==> flow/design.v <==
module inst_queue(
  input clk,
  input [31:0] inst_in,
  input [63:0] incrPC_in, 
  input wr_en, rd_en,
  input rst,
  output buf_empty, buf_full,
  output [31:0] inst_out,
  output [63:0] incrPC_out
);
  wire [3 : 0] fifo_counter;
  fifo fifo_1 (clk, rst, inst_in, inst_out, wr_en, rd_en, 
             buf_empty, buf_full, fifo_counter);
  fifo_64bit fifo_2 (clk, rst, incrPC_in, incrPC_out, wr_en, rd_en, 
             buf_empty, buf_full, fifo_counter);
endmodule
module fifo( clk, rst, buf_in, buf_out, wr_en, rd_en, buf_empty, buf_full, fifo_counter );
input                 rst, clk, wr_en, rd_en;
input [31:0]           buf_in;
output[31:0]           buf_out;
output                buf_empty, buf_full;
output[3 :0] fifo_counter;
reg[31:0]              buf_out;
reg                   buf_empty, buf_full;
reg[3 :0]    fifo_counter;
reg[3 -1:0]  rd_ptr, wr_ptr;            
reg[31:0]              buf_mem[( 1<<3 ) -1 : 0];  
initial
begin
   buf_out = 0; 
end
always @(fifo_counter)
begin
   buf_empty = (fifo_counter==0);
   buf_full = (fifo_counter== ( 1<<3 ));
end
always @(posedge clk or posedge rst)
begin
   if( rst )
       fifo_counter <= 0;
   else if( (!buf_full && wr_en) && ( !buf_empty && rd_en ) )
       fifo_counter <= fifo_counter;
   else if( !buf_full && wr_en )
       fifo_counter <= fifo_counter + 1;
   else if( !buf_empty && rd_en )
       fifo_counter <= fifo_counter - 1;
   else
      fifo_counter <= fifo_counter;
end
always @( posedge clk or posedge rst)
begin
   if( rst )
      buf_out <= 0;
   else
   begin
      if( rd_en && !buf_empty )
         buf_out <= buf_mem[rd_ptr];
      else
         buf_out <= buf_out;
   end
end
always @(posedge clk)
begin
   if( wr_en && !buf_full )
      buf_mem[ wr_ptr ] <= buf_in;
   else
      buf_mem[ wr_ptr ] <= buf_mem[ wr_ptr ];
end
always@(posedge clk or posedge rst)
begin
   if( rst )
   begin
      wr_ptr <= 0;
      rd_ptr <= 0;
   end
   else
   begin
      if( !buf_full && wr_en )    wr_ptr <= wr_ptr + 1;
          else  wr_ptr <= wr_ptr;
      if( !buf_empty && rd_en )   rd_ptr <= rd_ptr + 1;
      else rd_ptr <= rd_ptr;
   end
end
endmodule
module fifo_64bit( clk, rst, buf_in, buf_out, wr_en, rd_en, buf_empty, buf_full, fifo_counter );
input                 rst, clk, wr_en, rd_en;
input [63:0]           buf_in;
output[63:0]           buf_out;
output                buf_empty, buf_full;
output[3 :0] fifo_counter;
reg[63:0]              buf_out;
reg                   buf_empty, buf_full;
reg[3 :0]    fifo_counter;
reg[3 -1:0]  rd_ptr, wr_ptr;            
reg[63:0]              buf_mem[( 1<<3 ) -1 : 0];  
initial
begin
   buf_out = 0; 
end
always @(fifo_counter)
begin
   buf_empty = (fifo_counter==0);
   buf_full = (fifo_counter== ( 1<<3 ));
end
always @(posedge clk or posedge rst)
begin
   if( rst )
       fifo_counter <= 0;
   else if( (!buf_full && wr_en) && ( !buf_empty && rd_en ) )
       fifo_counter <= fifo_counter;
   else if( !buf_full && wr_en )
       fifo_counter <= fifo_counter + 1;
   else if( !buf_empty && rd_en )
       fifo_counter <= fifo_counter - 1;
   else
      fifo_counter <= fifo_counter;
end
always @( posedge clk or posedge rst)
begin
   if( rst )
      buf_out <= 0;
   else
   begin
      if( rd_en && !buf_empty )
         buf_out <= buf_mem[rd_ptr];
      else
         buf_out <= buf_out;
   end
end
always @(posedge clk)
begin
   if( wr_en && !buf_full )
      buf_mem[ wr_ptr ] <= buf_in;
   else
      buf_mem[ wr_ptr ] <= buf_mem[ wr_ptr ];
end
always@(posedge clk or posedge rst)
begin
   if( rst )
   begin
      wr_ptr <= 0;
      rd_ptr <= 0;
   end
   else
   begin
      if( !buf_full && wr_en )    wr_ptr <= wr_ptr + 1;
          else  wr_ptr <= wr_ptr;
      if( !buf_empty && rd_en )   rd_ptr <= rd_ptr + 1;
      else rd_ptr <= rd_ptr;
   end
end
endmodule
---- Tool chain data of inst_queue ----
The steps from the RTL of inst_queue to its reports follow in flow order.
Line numbers count from 1 in the design file above.
Cell names lack the library's common part.
The mark -- stands for no value.
design
  top ..................................... inst_queue
  clock ................................... clk
  standard-cell library ................... sky130hd
  library corner .......................... tt_025C_1v80

---- Word-level counts ----
Yosys after proc, flatten, opt, wreduce and memory -nomap, before mapping. Memory bits, and registers merged into a memory's read port (data or address), are not among the register bits. Print and check cells are not counted.
Yosys's memory passes give these memory sizes; they may raise the number of words (mostly to a power of two), join words into wider ones and drop unused or constant bits.
word-level totals
  clocked read ports x word width ......... 96
  memories ................................ 2
  memory bits (read-only) ................. 0
  bits in latches ......................... 0
  bits in writable memories ............... 768
  register bits after elaboration ......... 16
  word-level cells ........................ 37
memories
  memory          words  bits a word  read ports  wr ports  RTL line  text
  fifo_2.buf_mem  8      64           1           1         95        reg[63:0]              buf_mem[( 1<<3 ) -1 : 0];
  fifo_1.buf_mem  8      32           1           1         27        reg[31:0]              buf_mem[( 1<<3 ) -1 : 0];
cells by class
  reductions and logical operators ........ 9
  $lt $le $gt $ge ......................... 0
  eq/ne operators ......................... 2
  add/sub/neg operators ................... 6
  multiplexer cells ....................... 10
  shift-type cells ........................ 0
  bitwise operators ....................... 3
  multipliers ............................. 0
  div/mod/pow operators ................... 0
operators with widths
  kind                                                         count
  64-bit 2-to-1 mux                                            3
  32-bit 2-to-1 mux                                            3
  3-bit by 1-bit adder with 3-bit output with constant B       4
  4-bit 2-to-1 mux                                             2
  2-bit AND reduction                                          2
  4-bit by 1-bit adder with 4-bit output with constant B       1
  4-bit by 1-bit subtractor with 4-bit output with constant B  1
  4-bit == test with constant B                                1
  4-bit logical NOT                                            1
  1-bit logical AND                                            3
  1-bit bitwise OR                                             2
  1-bit logical NOT                                            2
  2-bit nonzero test                                           1
  1-bit 2-to-1 mux                                             2
  1-bit inequality test with constant B                        1
  1-bit inverter                                               1

---- Longest topological paths ----
Yosys ltp: most cells in a row. Word level: on the elaborated netlist, between registers, memories and ports. Mapped: between sequential cells and ports; inverters and the memories' decode and read muxes count.
logic depth
  depth in word-level cells ............... 6
  ABC_AREA ................................ 0
  gate-level depth with buffers ........... 10
  gate-level depth less buffers ........... 8

---- Synthesis result ----
The flow's flattened synthesis, as Yosys stat reports it; memories are mapped. The netlist is that of the ABC_AREA named above (0 if unset); the other value can give another one.
cell types
  type      count  area in all (um2)
  edfxtp_1  768    2.31E+04
  dfrtp_1   112    2.8E+03
  mux2_2    192    2.16E+03
  mux2i_1   193    1.93E+03
  o221ai_1  64     560.538
  a22oi_1   64     480.461
  o21ai_0   96     480.461
  nand2_1   118    442.925
  a221o_1   32     320.307
  clkbuf_1  60     225.216
  o22ai_1   32     200.192
  buf_2     33     165.158
  xnor2_1   10     87.584
  buf_4     10     75.072
  ha_1      6      75.072
  nor3_1    9      45.043
  nand2b_1  6      37.536
  nor2_1    8      30.029
Other cell types: 16; their cells: 23.
synthesis totals
  cell count .............................. 1836
  buffers ................................. 105
  chip area (Yosys) ....................... 33373.3 um2
  mapped flip-flops ....................... 880

---- Timing after synthesis ----
Path of least setup slack by OpenSTA after synthesis, without wires, with an ideal clock, recovery checks aside; 20% of the period is set as input and as output delay. Where synthesis merged equal registers, the netlist keeps one of their names.
timing post-synthesis
  path kind ............................... in2reg
  from .................................... input port wr_en
  to ...................................... memory fifo_2.buf_mem[0][0]
  arrival time ............................ 10.185 ns
  external input delay .................... 3.540 ns
  driving pins on the path ................ 5
  clock period ............................ 17.7 ns
  required time ........................... 17.056 ns
  path buffers ............................ 2
  delay of the path ....................... 7.289 ns
  setup time .............................. 0.644 ns
  time at the first pin ................... 3.540 ns
  path slack .............................. 6.872 ns
  synthesis period reached ................ 10.828 ns
"delay of the path" = arrival - input delay + setup time.
"driving pins on the path": output pins that drive a net of the path, with the launching flip-flop's if there is one; two outputs of one cell count as two.
"synthesis period reached" = period - worst setup slack (recovery checks aside). The figure is calculated, with input and output delays left at 20% of the set period.
Between the ends stands the longest chain of elaborated cells between them, by number of cells; it is not shown to be the way that was timed. Of several equally long chains one is given.
A line is the first line of the expression or statement that the cell stems from. Yosys adds cells for indexed reads and writes and turns some case tables into memories.
The path ends at the enable pin of a flip-flop; only ways to that pin are counted.
on the way, post-synthesis
  cells stage by stage .................... and2_1 > clkbuf_1 > inv_2 > buf_4 > nor4_1
  length of the longest elaborated chain .. 4
  elaborated cells on any way between the ends .. 6
  those cells by class .................... 1 x eq/ne; 2 x mux; 1 x logic; 2 x reduce/logical
ends and longest elaborated chain, post-synthesis
  element                RTL line  text
  from (decl)            5         input wr_en, rd_en,
  1-bit logical AND      132       if( wr_en && !buf_full )
  1-bit inequality test  --
  2-bit AND reduction    --
  1-bit bitwise OR       --
  to (decl)              95        reg[63:0]              buf_mem[( 1<<3 ) -1 : 0];

---- Timing after layout ----
Path of least setup slack in the final report of stored run 1 (OpenROAD, finished layout, wires in). Where an end is a register, its clock arrival counts in the times.
timing after layout
  path kind ............................... reg2out
  from .................................... register fifo_1.fifo_counter[0]
  to ...................................... output port buf_full
  path slack .............................. 10.85 ns
  required time ........................... 13.20 ns
  driving pins on the path ................ 4
  path buffers ............................ 1
  clock period ............................ 16.5 ns
  output delay ............................ 3.30 ns
  arrival time ............................ 2.35 ns
  time at the first pin ................... 0.62 ns
Between the ends stands the longest chain of elaborated cells between them, by number of cells; it is not shown to be the way that was timed. Of several equally long chains one is given.
At most two assigning lines are given for a register; there are more.
on the way, after layout
  cells stage by stage .................... dfrtp_1 > or4b_1 > inv_1 > clkdlybuf4s50_1
  length of the longest elaborated chain .. 1
  elaborated cells on any way between the ends .. 1
  those cells by class .................... 1 x eq/ne
ends and longest elaborated chain, after layout
  element        RTL line  text
  from (decl)    22        output[3 :0] fifo_counter;
  from (assign)  110       fifo_counter <= fifo_counter;
  from (assign)  112       fifo_counter <= fifo_counter + 1;
  4-bit == test  103       buf_full = (fifo_counter== ( 1<<3 ));
  to (decl)      7         output buf_empty, buf_full,

FLOW RESULTS
============

Stored flow runs of inst_queue (2 of them; Yosys, OpenROAD, sky130hd). They differ in their settings and are not a sequence. Constraints: input delay and output delay 20% of the set period each, output load 0.01 pF.
"achieved clock period (ns)" = clock period - worst setup slack. The figure is calculated, with input and output delays left at 20% of the set period.
"worst setup path time (ns)" = time allowed to the worst setup path (clock period - input delay - output delay, where it has them) - its slack; a late launch clock adds to it, a late capture clock takes from it.
"finish__power__total": no workload was simulated; the value follows from the tool's default switching activity.

Flow files of stored run 1
==> flow/run.sh <==
#!/bin/bash
# the make line also repeats the synthesis and layout settings of config.mk as NAME=value (left out here)
make -C /OpenROAD-flow-scripts/flow DESIGN_CONFIG=/design/flow/config.mk WORK_HOME=/design/flow/orfs CLKGATE_MAP_FILE= finish
==> flow/config.mk <==
export PLATFORM = sky130hd
export DESIGN_NAME = inst_queue
export DESIGN_NICKNAME = inst_queue
export VERILOG_FILES = /design/flow/design.v
export SDC_FILE = /design/flow/constraint.sdc
export NUM_CORES = 4
export LEC_CHECK = 0
export CAP_MARGIN = 20
export CORE_MARGIN = 7
export CORE_UTILIZATION = 64
export CTS_CLUSTER_SIZE = 10
export GPL_ROUTABILITY_DRIVEN = 0
export MAX_ROUTING_LAYER = met5
export PLACE_DENSITY_LB_ADDON = 0.04
export SLEW_MARGIN = 20
export TNS_END_PERCENT = 30
==> flow/constraint.sdc <==
create_clock -name core_clock -period 16.5 [get_ports {clk}]
set_input_delay 3.3000 -clock core_clock [delete_from_list [all_inputs] [get_ports {clk}]]
set_output_delay 3.3000 -clock core_clock [all_outputs]
set_load 0.01 [all_outputs]

report of stored run 1
yosys chip area after synthesis (um^2): 33373.3
finish__design__die__area: 58735.9
finish__design__instance__area__stdcell: 38972.4
finish__design__instance__utilization: 0.7581
finish__timing__setup__ws: 10.846
finish__timing__setup__tns: 0.000
finish__timing__hold__ws: 0.475
finish__power__total: 6.941e-03
achieved clock period (ns): 5.654
worst setup path time (ns): 2.35
worst setup path kind: reg2out

Flow files of stored run 2
==> flow/run.sh <==
#!/bin/bash
# the make line also repeats the synthesis and layout settings of config.mk as NAME=value (left out here)
make -C /OpenROAD-flow-scripts/flow DESIGN_CONFIG=/design/flow/config.mk WORK_HOME=/design/flow/orfs CLKGATE_MAP_FILE= finish
==> flow/config.mk <==
export PLATFORM = sky130hd
export DESIGN_NAME = inst_queue
export DESIGN_NICKNAME = inst_queue
export VERILOG_FILES = /design/flow/design.v
export SDC_FILE = /design/flow/constraint.sdc
export NUM_CORES = 4
export LEC_CHECK = 0
export CAP_MARGIN = 20
export CELL_PAD_IN_SITES_GLOBAL_PLACEMENT = 3
export CORE_MARGIN = 2
export CORE_UTILIZATION = 66
export GPL_ROUTABILITY_DRIVEN = 1
export GPL_TIMING_DRIVEN = 1
export PLACE_DENSITY_LB_ADDON = 0.28
export SLEW_MARGIN = 20
export TNS_END_PERCENT = 80
==> flow/constraint.sdc <==
create_clock -name core_clock -period 11.6 [get_ports {clk}]
set_input_delay 2.3200 -clock core_clock [delete_from_list [all_inputs] [get_ports {clk}]]
set_output_delay 2.3200 -clock core_clock [all_outputs]
set_load 0.01 [all_outputs]

report of stored run 2: did not finish, place, FLW-0024
