==> flow/design.v <==
module pipeline_latch_64(  
    input clk,
    input [63:0] latch_input,
    input [1:0] control_signal,
    output reg [63:0] latch_output
    );
    reg [63:0] data;
    initial
    begin
        data <= 64'b0_0;  
        latch_output <= 64'b0_0;
    end
    always @(posedge clk)
    begin
        case(control_signal)
          2'b00 :begin
                     latch_output <= latch_input;  
                 end
          2'b01 :begin
                     latch_output <= latch_output;  
                 end
          2'b10 :begin
                      data <= 0;  
                      latch_output <= data;
                 end
          default : latch_output <= 0;  
        endcase
    end
endmodule
module pipeline_latch_32(  
    input clk,
    input [31:0] latch_input,
    input [1:0] control_signal,
    output reg [31:0] latch_output
    );
    reg [31:0] data;
    initial
    begin
        data <= 32'b0_0;  
        latch_output <= 32'b0_0;
    end
    always @(posedge clk)
    begin
        case(control_signal)
          2'b00 :begin
                     latch_output <= latch_input;
                 end
          2'b01 :begin
                     latch_output <= latch_output;  
                 end
          2'b10 :begin 
                      data <= 0;  
                      latch_output <= data;
                 end
          default : latch_output <= 0;  
        endcase
    end
endmodule
module pipeline_latch_8(  
    input clk,
    input [7:0] latch_input,
    input [1:0] control_signal,
    output reg [7:0] latch_output
    );
    reg [7:0] data;
    initial 
    begin
        data <= 8'b0_0;  
        latch_output <= 8'b0_0;
    end
    always @(posedge clk)
    begin
        case(control_signal)
          2'b00 :begin
                     latch_output <= latch_input;  
                 end
          2'b01 :begin
                     latch_output <= latch_output;  
                 end
          2'b10 :begin 
                      data <= 0;  
                      latch_output <= data;
                 end
          default : latch_output <= 0;  
        endcase
    end
endmodule
module pipeline_latch_5(  
    input clk,
    input [4:0] latch_input,
    input [1:0] control_signal,
    output reg [4:0] latch_output
    );
    reg [4:0] data;
    initial 
    begin
        data <= 4'b0_0;  
        latch_output <= 4'b0_0;
    end
    always @(posedge clk)
    begin
        case(control_signal)
          2'b00 :begin
                     latch_output <= latch_input;  
                 end
          2'b01 :begin
                     latch_output <= latch_output;  
                 end
        2'b10 :begin 
                      data <= 0;  
                      latch_output <= data;
                 end
          default : latch_output <= 0;  
        endcase
    end
endmodule
module pipeline_latch_1(  
    input clk,
    input latch_input,
    input [1:0] control_signal,
    output reg latch_output
    );
    reg  data;
    initial
    begin
        data <= 0;  
        latch_output <= 0;
    end
    always @(posedge clk)
    begin
        case(control_signal)
          2'b00 :begin
                     latch_output <= latch_input;  
                 end
          2'b01 :begin
                     latch_output <= latch_output;  
                 end
          2'b10 :begin 
                      data <= 0;  
                      latch_output <= data;
                 end
          default : latch_output <= 0;  
        endcase
    end
endmodule
==> From RTL to reports: pipeline_latch_64 <==
The steps from the RTL of pipeline_latch_64 to its reports follow in flow order.
Line numbers count from 1 in the design file above.
Cell names lack the library's common part.
{ "design": {"top_module": "pipeline_latch_64", "clock": "clk", "lib": "sky130hd", "pvt_corner": "tt_025C_1v80"} }

==> Word-level counts <==
Counts by Yosys on the flattened word-level netlist (proc, flatten, opt, wreduce; memories kept). Register bits leave out memories and registers merged into their read ports (data or address). Print and check cells are left out. Cells with the same type and inputs are merged into one.
{ "bits": {"word_cells": 4, "register_bits": 64, "input_bits": 67} }
{ "classes": {"n_reduce_logical": 1, "equal": 1, "n_mux": 1} }
{ "op_table": {"columns": ["cell", "count"], "rows": [
  ["64-bit case mux with 2-bit select", 1],
  ["2-bit by 1-bit == test with 1-bit output with constant B", 1],
  ["2-bit logical NOT", 1]
]} }

==> Longest topological paths <==
Depth = most cells in a row (Yosys ltp): at word level without a register or memory, in the mapped netlist without a sequential cell, where the memories' decode and read muxes count.
{ "depth": {"ltp_word": 2, "abc_area": 0, "depth_mapped": 3, "mapped_depth_nobuf": 1} }

==> Mapped cells and area <==
Source: synth_stat.txt of the flow (Yosys; design flattened, memories mapped). It holds for the ABC_AREA given above (unset counts as 0); a run with the other value may have another netlist.
{ "synth_totals": {"mapped_area_um2": 2800.2, "flip_flops": 64, "buf_cells": 14, "sequential_area_um2": 1921.8, "stdcells": 143} }
{ "types": {"columns": ["cell_type", "count", "type_area_um2"], "rows": [
  ["edfxtp_1", 64, 1.92E+03],
  ["nor3b_2", 50, 625.6],
  ["buf_6", 11, 123.869],
  ["nor3b_1", 14, 105.101],
  ["buf_2", 2, 10.01],
  ["buf_4", 1, 7.507],
  ["nand2b_1", 1, 6.256]
]} }

==> Path before layout <==
Source: OpenSTA report_checks on the synthesized netlist (no wires, ideal clock, input and output delay 20% of the period each), path of least setup slack; recovery checks are left aside. Register names are those of the netlist, which keeps one name where synthesis merged equal registers.
{ "synth_timing": {"path_type": "input -> register", "start": "input port control_signal[1]", "end": "register latch_output[0]", "n_path_buf": 1, "t_arrival_ns": 2.333, "in_delay_ns": 0.614, "driving_pins": 2, "tclk_ns": 3.07, "delay_ns": 2.151, "path_slack_ns": 0.305, "setup_time_ns": 0.432, "launch_ns": 0.614, "required_ns": 2.638, "synth_period_reached_ns": 2.765} }
"delay_ns" = arrival - input delay + setup time.
"driving_pins": output pins that drive a net of the path, with the launching flip-flop's if there is one; two outputs of one cell count as two.
"synth_period_reached_ns" = period - worst setup slack (recovery checks aside). The figure is calculated, with input and output delays left at 20% of the set period.
The rows between start and end are the longest chain of elaborated cells between them; the timing report does not say that the signal goes this way. Where chains are equally long, one stands for them.
Each line given opens the expression or statement behind the cell; cells for indexed reads and writes are added by Yosys, which also makes memories of some case tables.
A register here has more assigning lines than the two given.
The path ends at the enable pin of a flip-flop; only ways to that pin are counted.
{ "synth_via": {"path_cell_list": "buf_6 nand2b_1", "elab_chain_cells": 1} }
{ "synth_lines": {"columns": ["element", "line_no", "text"], "rows": [
  ["start, declared", 4, "input [1:0] control_signal,"],
  ["2-bit by 1-bit == test with 1-bit output", 15, "case(control_signal)"],
  ["end, assigned", 17, "latch_output <= latch_input;"],
  ["end, assigned", 20, "latch_output <= latch_output;"],
  ["end, declared", 5, "output reg [63:0] latch_output"]
]} }

==> Worst path after layout <==
From the final timing report of flow run 2: the path of least setup slack in the routed layout; clock arrival at registers is part of the times.
{ "layout_timing": {"path_type": "register -> output", "start": "register latch_output[10]", "end": "output port latch_output[10]", "path_slack_ns": 0.57, "launch_ns": 0.33, "n_path_buf": 1, "required_ns": 1.82, "tclk_ns": 2.28, "output_delay_ns": 0.46, "t_arrival_ns": 1.26, "driving_pins": 2} }
A register here has more assigning lines than the two given.
{ "layout_via": {"path_cell_list": "edfxtp_1 clkdlybuf4s50_1", "elab_chain_cells": 0} }
{ "layout_lines": {"columns": ["element", "line_no", "text"], "rows": [
  ["start, declared", 5, "output reg [63:0] latch_output"],
  ["start, assigned", 17, "latch_output <= latch_input;"],
  ["start, assigned", 20, "latch_output <= latch_output;"],
  ["end, declared", 5, null]
]} }

Appendix: measured runs

Top module pipeline_latch_64; platform sky130hd; tools Yosys and OpenROAD; 2 stored runs in no particular order. Input and output delays are each 20% of the period that was set; the output load is 0.01 pF.
"achievedPeriod_ns" means the clock period less the worst setup slack. The figure is calculated, with input and output delays left at 20% of the set period.
"worst_path_ns": the worst setup path's part of the clock period (all of it between registers, 20% less for each end at a port) less its slack. A launch clock that arrives late makes it longer, a capture clock that arrives late makes it shorter.
"power_total_uw" is the tool's figure for a default switching activity; nothing was simulated.

Flow run 1
==> flow/run.sh <==
#!/bin/bash
# the make line also repeats the synthesis and layout settings of config.mk as NAME=value (left out here)
make -C /OpenROAD-flow-scripts/flow DESIGN_CONFIG=/design/flow/config.mk WORK_HOME=/design/flow/orfs CLKGATE_MAP_FILE= finish
==> flow/config.mk <==
export PLATFORM = sky130hd
export DESIGN_NAME = pipeline_latch_64
export DESIGN_NICKNAME = pipeline_latch_64
export VERILOG_FILES = /design/flow/design.v
export SDC_FILE = /design/flow/constraint.sdc
export NUM_CORES = 4
export LEC_CHECK = 0
export CAP_MARGIN = 20
export CELL_PAD_IN_SITES_DETAIL_PLACEMENT = 1
export CORE_ASPECT_RATIO = 0.84
export CORE_MARGIN = 2
export CORE_UTILIZATION = 56
export GPL_ROUTABILITY_DRIVEN = 0
export PLACE_DENSITY_LB_ADDON = 0.01
export SETUP_SLACK_MARGIN = 0.37
export SLEW_MARGIN = 0
==> flow/constraint.sdc <==
create_clock -name core_clock -period 1.9 [get_ports {clk}]
set_input_delay 0.3800 -clock core_clock [delete_from_list [all_inputs] [get_ports {clk}]]
set_output_delay 0.3800 -clock core_clock [all_outputs]
set_load 0.01 [all_outputs]

==> results of flow run 1, as JSON <==
{
  "outcome": "unfinished; error DPL-0033 in placement"
}

Flow run 2
==> flow/run.sh <==
#!/bin/bash
# the make line also repeats the synthesis and layout settings of config.mk as NAME=value (left out here)
make -C /OpenROAD-flow-scripts/flow DESIGN_CONFIG=/design/flow/config.mk WORK_HOME=/design/flow/orfs CLKGATE_MAP_FILE= finish
==> flow/config.mk <==
export PLATFORM = sky130hd
export DESIGN_NAME = pipeline_latch_64
export DESIGN_NICKNAME = pipeline_latch_64
export VERILOG_FILES = /design/flow/design.v
export SDC_FILE = /design/flow/constraint.sdc
export NUM_CORES = 4
export LEC_CHECK = 0
export CAP_MARGIN = 20
export CORE_ASPECT_RATIO = 0.62
export CORE_MARGIN = 10
export CORE_UTILIZATION = 51
export GPL_TIMING_DRIVEN = 1
export HOLD_SLACK_MARGIN = 0.15
export MIN_ROUTING_LAYER = met2
export PLACE_DENSITY = 0.52
export SLEW_MARGIN = 5
==> flow/constraint.sdc <==
create_clock -name core_clock -period 2.28 [get_ports {clk}]
set_input_delay 0.4560 -clock core_clock [delete_from_list [all_inputs] [get_ports {clk}]]
set_output_delay 0.4560 -clock core_clock [all_outputs]
set_load 0.01 [all_outputs]

==> results of flow run 2, as JSON <==
{
  "worstSetupSlack_ns": 0.568,
  "design_die_area_um2": 8939.6,
  "fin_tns_ns": 0.000,
  "synthArea_um2": 2800.2,
  "power_total_uw": 2937,
  "worst_path_ns": 1.26,
  "timing.worst_path_kind": "register -> output",
  "timing.hold.ws_ns": 0.689,
  "final_stdcell_area_um2": 4305.4,
  "finish.utilization_pct": 80.3,
  "achievedPeriod_ns": 1.712
}
